==> flow/design.v <==
module baud_gen #(parameter THRESHOLD = 10) (
    input  clk,           
    input  reset,         
    output reg tick       
);
    reg [15:0] counter;
    always @(posedge clk) begin
        if (reset) begin
            counter <= 0;
            tick    <= 0; 
        end else if (counter == THRESHOLD - 1) begin
            tick    <= 1; 
            counter <= 0;
        end else begin
            tick    <= 0; 
            counter <= counter + 1;
        end
    end
endmodule
module uart_tx (
    input  clk,         
    input  reset,       
    input  tick,          
    input  start,         
    input  [7:0] data,    
    output reg tx_pin,    
    output reg active     
);
    localparam IDLE  = 2'b00, 
               START = 2'b01, 
               DATA  = 2'b10, 
               STOP  = 2'b11;
    reg [1:0] state;
    reg [3:0] s_count;    
    reg [2:0] b_count;    
    reg [7:0] b_reg;      
    always @(posedge clk) begin
        if (reset) begin
            state   <= IDLE; 
            tx_pin  <= 1'b1;  
            active  <= 0; 
            s_count <= 0; 
            b_count <= 0; 
            b_reg   <= 0;
        end else begin
            case (state)
                IDLE: begin
                    tx_pin <= 1; 
                    active <= 0;
                    if (start) begin 
                        b_reg   <= data; 
                        state   <= START; 
                        s_count <= 0; 
                    end
                end
                START: begin
                    active <= 1; 
                    tx_pin <= 0;  
                    if (tick) begin
                        if (s_count == 15) begin 
                            state   <= DATA; 
                            s_count <= 0; 
                            b_count <= 0; 
                        end else begin
                            s_count <= s_count + 1;
                        end
                    end
                end
                DATA: begin
                    tx_pin <= b_reg[b_count];  
                    if (tick) begin
                        if (s_count == 15) begin
                            s_count <= 0;
                            if (b_count == 7) begin
                                state <= STOP;
                            end else begin
                                b_count <= b_count + 1;
                            end
                        end else begin
                            s_count <= s_count + 1;
                        end
                    end
                end
                STOP: begin
                    tx_pin <= 1;  
                    if (tick) begin
                        if (s_count == 15) begin
                            state <= IDLE;
                        end else begin
                            s_count <= s_count + 1;
                        end
                    end
                end
            endcase
        end
    end
endmodule
module uart_rx (
    input  clk,           
    input  reset,         
    input  s_tick,        
    input  rx_pin,        
    output reg [7:0] data,   
    output reg rx_done    
);
    localparam IDLE  = 2'b00, 
               START = 2'b01, 
               DATA  = 2'b10, 
               STOP  = 2'b11;
    reg [1:0] state;
    reg [3:0] s_count;    
    reg [2:0] b_count;    
    reg [7:0] b_reg;      
    always @(posedge clk) begin
        if (reset) begin
            state   <= IDLE; 
            rx_done <= 0; 
            data    <= 0;
            s_count <= 0; 
            b_count <= 0; 
            b_reg   <= 0;
        end else begin
            rx_done <= 0;
            case (state)
                IDLE: begin
                    if (rx_pin == 0) begin  
                        state   <= START; 
                        s_count <= 0; 
                    end
                end
                START: begin
                    if (s_tick) begin
                        if (s_count == 7) begin 
                            state   <= DATA; 
                            s_count <= 0; 
                            b_count <= 0; 
                        end else begin
                            s_count <= s_count + 1;
                        end
                    end
                end
                DATA: begin
                    if (s_tick) begin
                        if (s_count == 15) begin
                            s_count <= 0;
                            b_reg   <= {rx_pin, b_reg[7:1]};  
                            if (b_count == 7) begin
                                state <= STOP;
                            end else begin
                                b_count <= b_count + 1;
                            end
                        end else begin
                            s_count <= s_count + 1;
                        end
                    end
                end
                STOP: begin
                    if (s_tick) begin
                        if (s_count == 15) begin 
                            data    <= b_reg;    
                            rx_done <= 1;        
                            state   <= IDLE; 
                        end else begin
                            s_count <= s_count + 1;
                        end
                    end
                end
            endcase
        end
    end
endmodule
module uart_top (
    input  clk, 
    input  reset, 
    input  start,
    input  [7:0] tx_data,
    output [7:0] rx_data,
    output rx_done, 
    output tx_wire
);
    wire baud_tick;
    baud_gen #(.THRESHOLD(10)) b_gen (
        .clk(clk), 
        .reset(reset), 
        .tick(baud_tick)
    );
    uart_tx tx_u (
        .clk(clk), 
        .reset(reset), 
        .tick(baud_tick), 
        .start(start), 
        .data(tx_data), 
        .tx_pin(tx_wire)
    );
    uart_rx rx_u (
        .clk(clk), 
        .reset(reset), 
        .s_tick(baud_tick), 
        .rx_pin(tx_wire), 
        .data(rx_data), 
        .rx_done(rx_done)
    );
endmodule
# [From RTL to reports: uart_top]
# What the tools print for uart_top, step after step.
# Lines are those of the file above, counted from 1.
# Library cell names are shortened.
# The mark n/a stands for no value.
[setup] top_module="uart_top" clk_port="clk" library="sky130hd" lib_corner="tt_025C_1v80"

# [Word-level counts]
# Yosys after proc, flatten, opt, wreduce and memory -nomap, before mapping. Memory bits, and registers merged into a memory's read port (data or address), are not among the register bits. Print and check cells are not counted.
[word_totals] ff_bits=61 input_bits=11 output_inout_bits=10 word_cells=120
[op_classes] addsub=5 equal=33 n_shift=1 muxes=47 n_logic=2 n_reduce_logical=19
[ops] cell="2-to-1 mux 4 bit" count=12
[ops] cell="2-to-1 mux 2 bit" count=16
[ops] cell="2-to-1 mux 3 bit" count=10
[ops] cell="inequality test 2 bit (second input constant)" count=12
[ops] cell="inequality test 2 x 1 -> 1 bit (second input constant)" count=9
[ops] cell="AND reduction 6 bit" count=3
[ops] cell="AND reduction 9 bit" count=2
[ops] cell="adder 16 x 1 -> 16 bit (second input constant)" count=1
[ops] cell="equality test 16 x 4 -> 1 bit (second input constant)" count=1
[ops] cell="case mux 4 bit (select 4 bit)" count=1
[ops] cell="case mux 2 bit (select 4 bit)" count=2
[ops] cell="case mux 4 bit (select 3 bit)" count=1
[ops] cell="case mux 3 bit (select 2 bit)" count=2
[ops] cell="equality test 2 bit (second input constant)" count=4
[ops] cell="adder 4 x 1 -> 4 bit (second input constant)" count=2
[ops] cell="equality test 4 bit (second input constant)" count=2
[ops] cell="nonzero test 4 bit" count=2
[ops] cell="indexed select 8 x 3 -> 1 bit" count=1
[ops] cell="OR reduction 2 bit" count=3
[ops] cell="adder 3 x 1 -> 3 bit (second input constant)" count=2
[ops] cell="equality test 3 bit (second input constant)" count=2
[ops] cell="AND reduction 3 bit" count=2
[ops] cell="AND reduction 5 bit" count=1
[ops] cell="equality test 2 x 1 -> 1 bit (second input constant)" count=2
[ops] cell="logical NOT 2 bit" count=2
[ops] cell="nonzero test 2 bit" count=2
[ops] cell="equality test 4 x 3 -> 1 bit (second input constant)" count=1
[ops] cell="OR reduction 3 bit" count=1
# Other operator kinds: 4; their cells: 6.

# [Depth]
# Yosys ltp: most cells in a row. Word level: on the elaborated netlist, between registers, memories and ports. Mapped: between sequential cells and ports; inverters and the memories' decode and read muxes count.
[depth] ltp_word=5 abc_area=0 mapped_depth=7 ltp_nobuf=6

# [After synthesis]
# Source: synth_stat.txt of the flow (Yosys; design flattened, memories mapped). It holds for the ABC_AREA given above (unset counts as 0); a run with the other value may have another netlist.
# The area totals of this step are shown rounded.
[synth_totals] stdcells=307 area_mm2=0.0028 sequential_area_mm2=0.0013 ff_cells=65 n_buf=12
[types] cell_type="dfxtp_1" count=65 type_area_um2=1.3E+03
[types] cell_type="a21oi_1" count=30 type_area_um2=150.144
[types] cell_type="nand2_1" count=32 type_area_um2=120.115
[types] cell_type="nor2_1" count=30 type_area_um2=112.608
[types] cell_type="ha_1" count=8 type_area_um2=100.096
[types] cell_type="mux2i_1" count=9 type_area_um2=90.086
[types] cell_type="nand3_1" count=15 type_area_um2=75.072
[types] cell_type="nand4_1" count=12 type_area_um2=75.072
[types] cell_type="a22o_1" count=8 type_area_um2=70.067
[types] cell_type="mux4_1" count=2 type_area_um2=52.55
[types] cell_type="o21ai_0" count=9 type_area_um2=45.043
[types] cell_type="xnor2_1" count=5 type_area_um2=43.792
[types] cell_type="xor2_1" count=5 type_area_um2=43.792
[types] cell_type="or4_1" count=5 type_area_um2=37.536
[types] cell_type="clkbuf_1" count=8 type_area_um2=30.029
[types] cell_type="nor3_1" count=6 type_area_um2=30.029
[types] cell_type="o31ai_1" count=4 type_area_um2=30.029
[types] cell_type="nor4_1" count=4 type_area_um2=25.024
# Other cell types: 31; their cells: 50.
# By module: a second synthesis without flattening, with its own total; a netlist apart from the flattened one above.
[unflattened] cells_unflattened=315 area_unflattened_mm2=0.003
# Rows give one instance, submodules left out.
[modules] module="uart_rx" n_inst=1 n_cells=120 area_mm2=0.0012 mod_seq_area_mm2=0.00056
[modules] module="uart_tx" n_inst=1 n_cells=110 area_mm2=0.00097 mod_seq_area_mm2=0.00042
[modules] module="baud_gen (THRESHOLD=10)" n_inst=1 n_cells=85 area_mm2=0.00081 mod_seq_area_mm2=0.00034
[modules] module="uart_top" n_inst=1 n_cells=0 area_mm2=0 mod_seq_area_mm2=0

# [Worst setup path after synthesis]
# OpenSTA on the mapped netlist: ideal clock, no wires. The path of least setup slack (recovery checks aside). Input and output delay are each 20% of the period. Register names are those of the netlist, which keeps one name where synthesis merged equal registers.
[synth_path] kind="register -> register" start="register tx_u.b_count[0]" end="register tx_u.tx_pin" period_ns=2.95 setup_ns=0.124 launch_ns=0.000 arrival_time_ns=1.570 t_required_ns=2.826 setup_slack_ns=1.255 path_delay_ns=1.694 stages=4 path_buffers=0 synth_period_reached_ns=1.695
# "path_delay_ns" = arrival - input delay + setup time.
# "stages": output pins that drive a net of the path, with the launching flip-flop's if there is one; two outputs of one cell count as two.
# "synth_period_reached_ns" = period - worst setup slack (recovery checks aside). The figure is calculated, with input and output delays left at 20% of the set period.
# Between the ends stands the longest chain of elaborated cells between them, by number of cells; it is not shown to be the way that was timed. Of several equally long chains one is given.
# A line is the first line of the expression or statement that the cell stems from. Yosys adds cells for indexed reads and writes and turns some case tables into memories.
# At most two assigning lines are given for a register; there are more.
[synth_between] cell_sequence="dfxtp_1 mux4_1 mux2_2 a2111o_1" elab_chain_cells=2 cone_cells=2 cone_lines=2 cone_classes="shift (1); mux (1)"
[synth_rtl] item="start, declared" line_no=35 rtl="reg [2:0] b_count;"
[synth_rtl] item="start, assigned" line_no=43 rtl="b_count <= 0;"
[synth_rtl] item="start, assigned" line_no=77 rtl="b_count <= b_count + 1;"
[synth_rtl] item="indexed select 8 x 3 -> 1 bit" line_no=70 rtl="tx_pin <= b_reg[b_count];"
[synth_rtl] item="case mux 1 bit (select 3 bit)" line_no=46 rtl="case (state)"
[synth_rtl] item="end, assigned" line_no=48 rtl="tx_pin <= 1;"
[synth_rtl] item="end, assigned" line_no=70
[synth_rtl] item="end, declared" line_no=26 rtl="output reg tx_pin,"

# [Timing after layout]
# From the final timing report of stored run 1: the path of least setup slack in the routed layout; clock arrival at registers is part of the times.
[layout_path] kind="register -> register" start="register rx_u.s_count[0]" end="register rx_u.data[3]" period_ns=2.91 setup_ns=0.06 launch_ns=0.33 arrival_time_ns=2.20 t_required_ns=3.19 setup_slack_ns=0.99 stages=6 path_buffers=0
# Between the ends stands the longest chain of elaborated cells between them, by number of cells; it is not shown to be the way that was timed. Of several equally long chains one is given.
# At most two assigning lines are given for a register; there are more.
[layout_between] cell_sequence="dfxtp_1 ha_1 and3_1 nand2_1 nor3_2 a22o_1" elab_chain_cells=2 cone_cells=2 cone_classes="eq/ne (1); reduce/logical (1)"
[layout_rtl] item="start, declared" line_no=111 rtl="reg [3:0] s_count;"
[layout_rtl] item="start, assigned" line_no=138 rtl="s_count <= s_count + 1;"
[layout_rtl] item="start, assigned" line_no=153 rtl="s_count <= s_count + 1;"
[layout_rtl] item="equality test 4 bit" line_no=159 rtl="if (s_count == 15) begin"
[layout_rtl] item="AND reduction 3 bit"
[layout_rtl] item="end, assigned" line_no=118 rtl="data    <= 0;"
[layout_rtl] item="end, assigned" line_no=160 rtl="data    <= b_reg;"
[layout_rtl] item="end, declared" line_no=103 rtl="output reg [7:0] data,"

# Top module uart_top; platform sky130hd; tools Yosys and OpenROAD; 2 stored runs in no particular order. Input and output delays are each 20% of the period that was set; the output load is 0.01 pF.
# "period_less_ws_ns" is the run's clock period less its worst setup slack. It is reckoned from that one timing run; input and output delays stay at 20% of the period that was set.
# By "worst_path_allowed_less_slack_ns" is meant the share of the clock period that the worst setup path is allowed (20% is reserved at inputs, 20% at outputs), minus its slack. Clock arrival times at its registers enter into it.
# "design_power_mw" is the tool's figure for a default switching activity; nothing was simulated.
# The results are shown rounded.
run="stored run 1" settings period_ns=2.91 CORE_UTILIZATION=32 PLACE_DENSITY=0.73 CORE_ASPECT_RATIO=0.79 CORE_MARGIN=10 CELL_PAD_IN_SITES_DETAIL_PLACEMENT=0 SLEW_MARGIN=10 MIN_ROUTING_LAYER="met1" MAX_ROUTING_LAYER="met4" CAP_MARGIN=20
run="stored run 1" results final_setup_ws_ns=0.99 final_util_frac=0.39 worst_path_allowed_less_slack_ns=1.92 worst_path_kind="register -> register" period_less_ws_ns=1.924 design_power_mw=1.9 final_cell_area_mm2=0.0034 synth_area_mm2=0.0028 hold_worst_slack_ns=0.45 final_die_area_mm2=0.013
run="stored run 2" settings period_ns=2.32 CORE_UTILIZATION=28 SETUP_SLACK_MARGIN=-0.04 PLACE_DENSITY_LB_ADDON=0.23 GPL_TIMING_DRIVEN=1 SLEW_MARGIN=35 CAP_MARGIN=20 CORE_MARGIN=2
run="stored run 2" results final_setup_ws_ns=0.52 final_util_frac=0.35 worst_path_allowed_less_slack_ns=1.80 worst_path_kind="register -> register" period_less_ws_ns=1.802 design_power_mw=2.5 final_cell_area_mm2=0.0034 synth_area_mm2=0.0028 hold_worst_slack_ns=0.46 final_die_area_mm2=0.011
